==> flow/design.v <==
module IMAGE_PROCESSOR (
	PIXEL_IN,
	CLK,
	VGA_PIXEL_X,
	VGA_PIXEL_Y,
	VGA_VSYNC_NEG,
	RESULT
);
input	[7:0]	PIXEL_IN;
input 		CLK;
input [9:0] VGA_PIXEL_X;
input [9:0] VGA_PIXEL_Y;
input			VGA_VSYNC_NEG;
output [5:0] RESULT;
reg [5:0] reg_result;
assign RESULT = reg_result;
reg [15:0] countBLUE; 
reg [15:0] countRED; 
reg [15:0] countNULL; 
reg [2:0] R_THRESHOLD = 3'b100;
reg [2:0] B_THRESHOLD = 3'b100;
reg [15:0] FRAME_THRESHOLD = 16'd15000;
reg [15:0] R_CNT_THRESHOLD = 16'd6000; 
reg [15:0] B_CNT_THRESHOLD = 16'd6000; 	 
reg lastsync = 1'b0; 
reg [7:0] lastY = 8'b0;  
reg [7:0] BLUE_LINE_0 = 8'b0;
reg [7:0] BLUE_LINE_1 = 8'b0;
reg [7:0] BLUE_LINE_2 = 8'b0;
reg [7:0] BLUE_CNT_LINE = 8'b0;
reg [7:0] RED_LINE_0 = 8'b0;
reg [7:0] RED_LINE_1 = 8'b0;
reg [7:0] RED_LINE_2 = 8'b0;
reg [7:0] RED_CNT_LINE = 8'b0;
reg BLUE_T;
reg RED_T;
reg BLUE_D;
reg RED_D;
reg BLUE_S;
reg RED_S;
always @(posedge CLK) begin 
	if(VGA_VSYNC_NEG) begin 
		if(PIXEL_IN[1:0] > 2'b01 && PIXEL_IN[1:0] > (PIXEL_IN[7:5] + 3'b001)  ) begin 	 
			countBLUE = countBLUE + 16'd1; 
			if ( VGA_PIXEL_Y == 6'd42) begin
				BLUE_LINE_0 = BLUE_LINE_0 + 1'b1;
				end
			if ( VGA_PIXEL_Y == 7'd72) begin
				BLUE_LINE_1 = BLUE_LINE_1 + 1'b1;
				end
			if ( VGA_PIXEL_Y == 7'd102) begin
				BLUE_LINE_2 = BLUE_LINE_2 + 1'b1;
				end
			end 
		else begin 
			countNULL = countNULL + 16'd1; 
			end
		if(PIXEL_IN[7:5] > 3'b001 && PIXEL_IN[7:5] > (PIXEL_IN[1:0] + 2'b01) ) begin 
			countRED = countRED + 16'd1; 
			if ( VGA_PIXEL_Y == 6'd42) begin
				RED_LINE_0 = RED_LINE_0 + 1'b1;
				end
			if ( VGA_PIXEL_Y == 7'd72) begin
				RED_LINE_1 = RED_LINE_1 + 1'b1;
				end
			if ( VGA_PIXEL_Y == 7'd102) begin
				RED_LINE_2 = RED_LINE_2 + 1'b1;
				end
			end 
		else begin 
			countNULL = countNULL + 16'd1; 
			end 
		BLUE_D = BLUE_LINE_1 > BLUE_LINE_0 && BLUE_LINE_1 > BLUE_LINE_2;
		RED_D = RED_LINE_1 > RED_LINE_0 && RED_LINE_1 > RED_LINE_2;
		BLUE_T = BLUE_LINE_1 > BLUE_LINE_0 && BLUE_LINE_2 > BLUE_LINE_1;
		RED_T = RED_LINE_1 > RED_LINE_0 && RED_LINE_2 > RED_LINE_1;
		if (BLUE_LINE_0 > 5'd12 && BLUE_LINE_1 > 5'd22 && BLUE_LINE_2 > 5'd22 ) begin
			if (BLUE_D) begin
				reg_result[0] = 1'b1;  
				reg_result[1] = 1'b0; 
				reg_result[2] = 1'b0;
				end
			else if (BLUE_T) begin
				reg_result[0] = 1'b0; 
				reg_result[1] = 1'b0;
				reg_result[2] = 1'b1;  
				end
			else begin
				reg_result[0] = 1'b0; 
				reg_result[1] = 1'b1;  
				reg_result[2] = 1'b0;	
				end
		end
		else if (RED_LINE_0 > 5'd12 && RED_LINE_1 > 5'd22 && RED_LINE_2 > 5'd22 ) begin
			if (RED_D) begin
				reg_result[0] = 1'b1;  
				reg_result[1] = 1'b0; 
				reg_result[2] = 1'b0;
				end
			else if (RED_T) begin
				reg_result[0] = 1'b0; 
				reg_result[1] = 1'b0;
				reg_result[2] = 1'b1;  
				end
			else begin
				reg_result[0] = 1'b0; 
				reg_result[1] = 1'b1;  
				reg_result[2] = 1'b0;
				end
		end
		else 
				reg_result[0] = 1'b0; 
				reg_result[1] = 1'b0;
				reg_result[2] = 1'b0;
		end
	if(VGA_VSYNC_NEG == 1'b0 && lastsync == 1'b1) begin  
		if(countRED > countBLUE+ 16'd4000 && countRED>countNULL && countRED>16'd4000) begin  
			reg_result[3] <= 1'b1;  
			reg_result[4] <= 1'b0;
			reg_result[5] <= 1'b0;
			end 
		else if(countBLUE > countRED-16'd1000  && countBLUE>countNULL-16'd1000) begin 
			reg_result[4] <= 1'b1;  
			reg_result[3] <= 1'b0;
			reg_result[5] <= 1'b0;
			end 
		else if(countNULL > countBLUE +16'd100 && countNULL > countRED + 16'd100) begin 
			reg_result[5] <= 1'b1;  
			reg_result[3] <= 1'b0;
			reg_result[4] <= 1'b0;
			end 
		countBLUE = 16'b0; 
		countRED = 16'b0; 
		countNULL = 16'b0; 
		BLUE_LINE_0 = 8'b0;
		BLUE_LINE_1 = 8'b0;
		BLUE_LINE_2 = 8'b0;
		RED_LINE_0 = 8'b0;
		RED_LINE_1 = 8'b0;
		RED_LINE_2 = 8'b0;
		end 
	lastsync = VGA_VSYNC_NEG; 
	lastY = VGA_PIXEL_Y;
end 
endmodule
Tool chain data of IMAGE_PROCESSOR
What the tools print for IMAGE_PROCESSOR, step after step.
Line numbers count from 1 in the design file above.
Operators: Yosys type, input widths -> output width; for muxes data width and select width s.
Library cell names are shortened.
{ "setup": {"design": "IMAGE_PROCESSOR", "clock_port": "CLK", "cell_library": "sky130hd", "lib_corner": "tt_025C_1v80"} }

Word-level counts
Counts by Yosys on the flattened word-level netlist (proc, flatten, opt, wreduce; memories kept). Register bits leave out memories and registers merged into their read ports (data or address). Print and check cells are left out. Cells with the same type and inputs are merged into one.
{ "bits": {"reg_bits": 101, "input_bits": 30} }
{ "classes": {"add_sub_neg": 17, "cmp": 21, "n_eq": 3, "mux": 34, "n_logic": 1, "reduce_and_logical": 16} }
{ "ops": {"columns": ["cell", "n"], "rows": [
  ["$mux 8", 18],
  ["$mux 16", 8],
  ["$gt 16x16->1", 6],
  ["$add 16x1->16 const B", 4],
  ["$add 8x1->8 const B", 6],
  ["$sub 16x10->16 const B", 2],
  ["$add 16x7->16 const B", 2],
  ["$gt 8x5->1 const B", 4],
  ["$gt 8x8->1", 4],
  ["$eq 10x7->1 const B", 2],
  ["$add 16x12->16 const B", 1],
  ["$gt 16x12->1 const B", 1],
  ["$gt 8x4->1 const B", 2],
  ["$logic_and 1x1->1", 13],
  ["$eq 10x6->1 const B", 1],
  ["$mux 1", 8],
  ["$add 2x1->3 const B", 1],
  ["$gt 2x3->1", 1],
  ["$add 3x1->3 const B", 1],
  ["$gt 3x1->1 const B", 1],
  ["$gt 3x3->1", 1],
  ["$reduce_bool 3->1", 1],
  ["$gt 2x1->1 const B", 1],
  ["$reduce_and 2->1", 1],
  ["$reduce_or 2->1", 1],
  ["$not 1->1", 1]
]} }

Depth
Longest topological path by Yosys (ltp), each cell counted once; first at word level (registers and memories cut), then after technology mapping (sequential cells cut; the memories' decode and read muxes count).
{ "logic_depth": {"depth_word": 13, "abc_area": 0, "mapped_depth": 28, "ltp_nobuf": 26} }

Netlist
The flow's flattened synthesis, as Yosys stat reports it; memories are mapped. The netlist is that of the ABC_AREA named above (0 if unset); the other value can give another one.
{ "synth_totals": {"cell_count": 1232, "synth_area_um2": 9761.9, "ff_cells": 101} }
{ "by_type": {"columns": ["cell_type", "n", "type_area_um2"], "rows": [
  ["dfxtp_1", 97, 1.94E+03],
  ["ha_1", 154, 1.93E+03],
  ["xnor2_1", 101, 884.598],
  ["nand2_1", 116, 435.418],
  ["nor2_1", 109, 409.142],
  ["xor2_1", 46, 402.886],
  ["inv_1", 86, 322.81],
  ["nand4_1", 51, 319.056],
  ["a21o_1", 39, 292.781],
  ["a21oi_1", 49, 245.235],
  ["o21ai_0", 49, 245.235],
  ["o22ai_1", 35, 218.96],
  ["nand3_1", 41, 205.197],
  ["nor2b_1", 21, 131.376],
  ["nor3_1", 26, 130.125],
  ["and3_1", 20, 125.12],
  ["edfxtp_1", 4, 120.115],
  ["mux2i_1", 11, 110.106]
]} }
Other cell types: 58; their cells: 177.

Path before layout
Path of least setup slack by OpenSTA after synthesis, without wires, with an ideal clock, recovery checks aside; 20% of the period is set as input and as output delay. Where synthesis merged equal registers, the netlist keeps one of their names.
{ "synth_path": {"kind": "input to register", "start": "input port PIXEL_IN[6]", "end": "register reg_result[3]", "clock_period_ns": 7.26, "in_delay_ns": 1.452, "setup_time_ns": 0.263, "arrival_time_ns": 6.504, "setup_slack_ns": 0.493, "path_delay_ns": 5.315, "path_stages": 25, "n_path_buf": 1, "synth_period_reached_ns": 6.767} }
"path_delay_ns" = arrival - input delay + setup time.
"path_stages": output pins that drive a net of the path, with the launching flip-flop's if there is one; two outputs of one cell count as two.
"synth_period_reached_ns" = period - worst setup slack (recovery checks aside). The figure is calculated, with input and output delays left at 20% of the set period.
Between the ends stands the longest chain of elaborated cells between them, by number of cells; it is not shown to be the way that was timed. Of several equally long chains one is given.
Each line given opens the expression or statement behind the cell; cells for indexed reads and writes are added by Yosys, which also makes memories of some case tables.
A register here has more assigning lines than the two given.
The path ends at the enable pin of a flip-flop; only ways to that pin are counted.
{ "synth_via": {"cell_sequence": "inv_1 -> ha_1 -> ha_1 -> nor2b_4 -> o2111ai_2 -> clkbuf_1 -> nand2_1 -> nand2_1 -> ha_1 -> o211ai_1 -> o32ai_1 -> xor2_1 -> o211ai_1 -> or4b_1 -> xnor2_1 -> ha_1 -> a21o_1 -> a21o_1 -> a21o_1 -> a21o_1 -> a21o_1 -> a2111oi_0 -> nor3_1 -> a31oi_1 -> a21oi_1", "elab_chain_len": 13} }
{ "synth_rtl": {"columns": ["element", "line", "text"], "rows": [
  ["start: declaration", 9, "input [7:0] PIXEL_IN;"],
  ["$add 3x1->3", 43, "if(PIXEL_IN[1:0] > 2'b01 && PIXEL_IN[1:0] > (PIXEL_IN[7:5] + 3'b001) ) begin"],
  ["$gt 2x3->1", 43, null],
  ["$logic_and 1x1->1", 43, null],
  ["$mux 16", 43, null],
  ["$mux 16", 42, "if(VGA_VSYNC_NEG) begin"],
  ["$add 16x1->16", 71, "countNULL = countNULL + 16'd1;"],
  ["$mux 16", 58, "if(PIXEL_IN[7:5] > 3'b001 && PIXEL_IN[7:5] > (PIXEL_IN[1:0] + 2'b01) ) begin"],
  ["$mux 16", 42, null],
  ["$sub 16x10->16", 122, "else if(countBLUE > countRED-16'd1000 && countBLUE>countNULL-16'd1000) begin"],
  ["$gt 16x16->1", 122, null],
  ["$logic_and 1x1->1", 122, null],
  ["$reduce_bool 3->1", null, null],
  ["$reduce_and 2->1", null, null],
  ["end: assignment", 118, "reg_result[3] <= 1'b1;"],
  ["end: assignment", 124, "reg_result[3] <= 1'b0;"],
  ["end: declaration", 15, "reg [5:0] reg_result;"]
]} }

Worst path after layout
From the final timing report of job 1: the path of least setup slack in the routed layout; clock arrival at registers is part of the times.
{ "layout_path": {"kind": "input to register", "start": "input port PIXEL_IN[6]", "end": "register reg_result[4]", "clock_period_ns": 13.4, "in_delay_ns": 2.68, "setup_time_ns": 0.27, "arrival_time_ns": 10.09, "setup_slack_ns": 3.40, "path_stages": 26, "n_path_buf": 2} }
Between the ends stands the longest chain of elaborated cells between them, by number of cells; it is not shown to be the way that was timed. Of several equally long chains one is given.
A register here has more assigning lines than the two given.
The path ends at the enable pin of a flip-flop; only ways to that pin are counted.
{ "layout_via": {"cell_sequence": "clkdlybuf4s50_1 -> inv_1 -> ha_1 -> ha_1 -> nor2b_4 -> o2111ai_2 -> clkbuf_1 -> nand2_1 -> nand2_1 -> ha_1 -> o211ai_1 -> o32ai_1 -> xor2_1 -> o211ai_1 -> or4b_1 -> xnor2_1 -> ha_1 -> a21o_1 -> a21o_1 -> a21o_1 -> a21o_1 -> a21o_1 -> a2111oi_0 -> nor3_1 -> a31oi_1 -> a21oi_1", "elab_chain_len": 13} }
{ "layout_rtl": {"columns": ["element", "line", "text"], "rows": [
  ["start: declaration", 9, "input [7:0] PIXEL_IN;"],
  ["$add 3x1->3", 43, "if(PIXEL_IN[1:0] > 2'b01 && PIXEL_IN[1:0] > (PIXEL_IN[7:5] + 3'b001) ) begin"],
  ["$gt 2x3->1", 43, null],
  ["$logic_and 1x1->1", 43, null],
  ["$mux 16", 43, null],
  ["$mux 16", 42, "if(VGA_VSYNC_NEG) begin"],
  ["$add 16x1->16", 71, "countNULL = countNULL + 16'd1;"],
  ["$mux 16", 58, "if(PIXEL_IN[7:5] > 3'b001 && PIXEL_IN[7:5] > (PIXEL_IN[1:0] + 2'b01) ) begin"],
  ["$mux 16", 42, null],
  ["$sub 16x10->16", 122, "else if(countBLUE > countRED-16'd1000 && countBLUE>countNULL-16'd1000) begin"],
  ["$gt 16x16->1", 122, null],
  ["$logic_and 1x1->1", 122, null],
  ["$reduce_bool 3->1", null, null],
  ["$reduce_and 2->1", null, null],
  ["end: assignment", 119, "reg_result[4] <= 1'b0;"],
  ["end: assignment", 123, "reg_result[4] <= 1'b1;"],
  ["end: declaration", 15, "reg [5:0] reg_result;"]
]} }

Wiki page: IMAGE_PROCESSOR / flow data

Stored flow runs of IMAGE_PROCESSOR (2 of them; Yosys, OpenROAD, sky130hd). They differ in their settings and are not a sequence. Constraints: input delay and output delay 20% of the set period each, output load 0.01 pF.
By "reached clock period" is meant the clock period of the run minus its worst setup slack. This is arithmetic on one report: input and output delays are still those of the set period (20% each).
"critical setup path time": the worst setup path's part of the clock period (all of it between registers, 20% less for each end at a port) less its slack. A launch clock that arrives late makes it longer, a capture clock that arrives late makes it shorter.

==> job 1: settings <==
{ "period_ns": 13.4, "CORE_UTILIZATION": 43, "SETUP_SLACK_MARGIN": 0.83, "CORE_ASPECT_RATIO": 0.82, "CORE_MARGIN": 3, "CELL_PAD_IN_SITES_GLOBAL_PLACEMENT": 0, "TNS_END_PERCENT": 45, "GPL_TIMING_DRIVEN": 0, "CTS_CLUSTER_SIZE": 27, "CTS_CLUSTER_DIAMETER": 365, "CAP_MARGIN": 15, "SLEW_MARGIN": 10, "MIN_ROUTING_LAYER": "met1", "MAX_ROUTING_LAYER": "met4" }
==> job 1: results <==
worst hold slack in the final report: 0.500 ns
worst setup slack after layout: 3.396 ns
final design utilization: 48.1 %
overall die area: 24555.2 µm²
critical setup path time: 7.32 ns
critical path kind: input to register
reached clock period: 10.004 ns
synthesis area: 9761.9 µm²
total negative slack: 0.000 ns

==> job 2: settings <==
{ "period_ns": 7.17, "CORE_UTILIZATION": 34, "SETUP_SLACK_MARGIN": 1.67, "PLACE_DENSITY_LB_ADDON": 0.26, "CORE_ASPECT_RATIO": 0.58, "CORE_MARGIN": 6, "CELL_PAD_IN_SITES_DETAIL_PLACEMENT": 2, "ABC_AREA": 1, "GPL_ROUTABILITY_DRIVEN": 1, "CAP_MARGIN": 25, "SLEW_MARGIN": 40, "MAX_ROUTING_LAYER": "met4" }
==> job 2: results <==
worst hold slack in the final report: 0.535 ns
worst setup slack after layout: 0.786 ns
final design utilization: 47.0 %
overall die area: 34111.7 µm²
critical setup path time: 4.95 ns
critical path kind: input to register
reached clock period: 6.384 ns
synthesis area: 10090.9 µm²
total negative slack: 0.000 ns
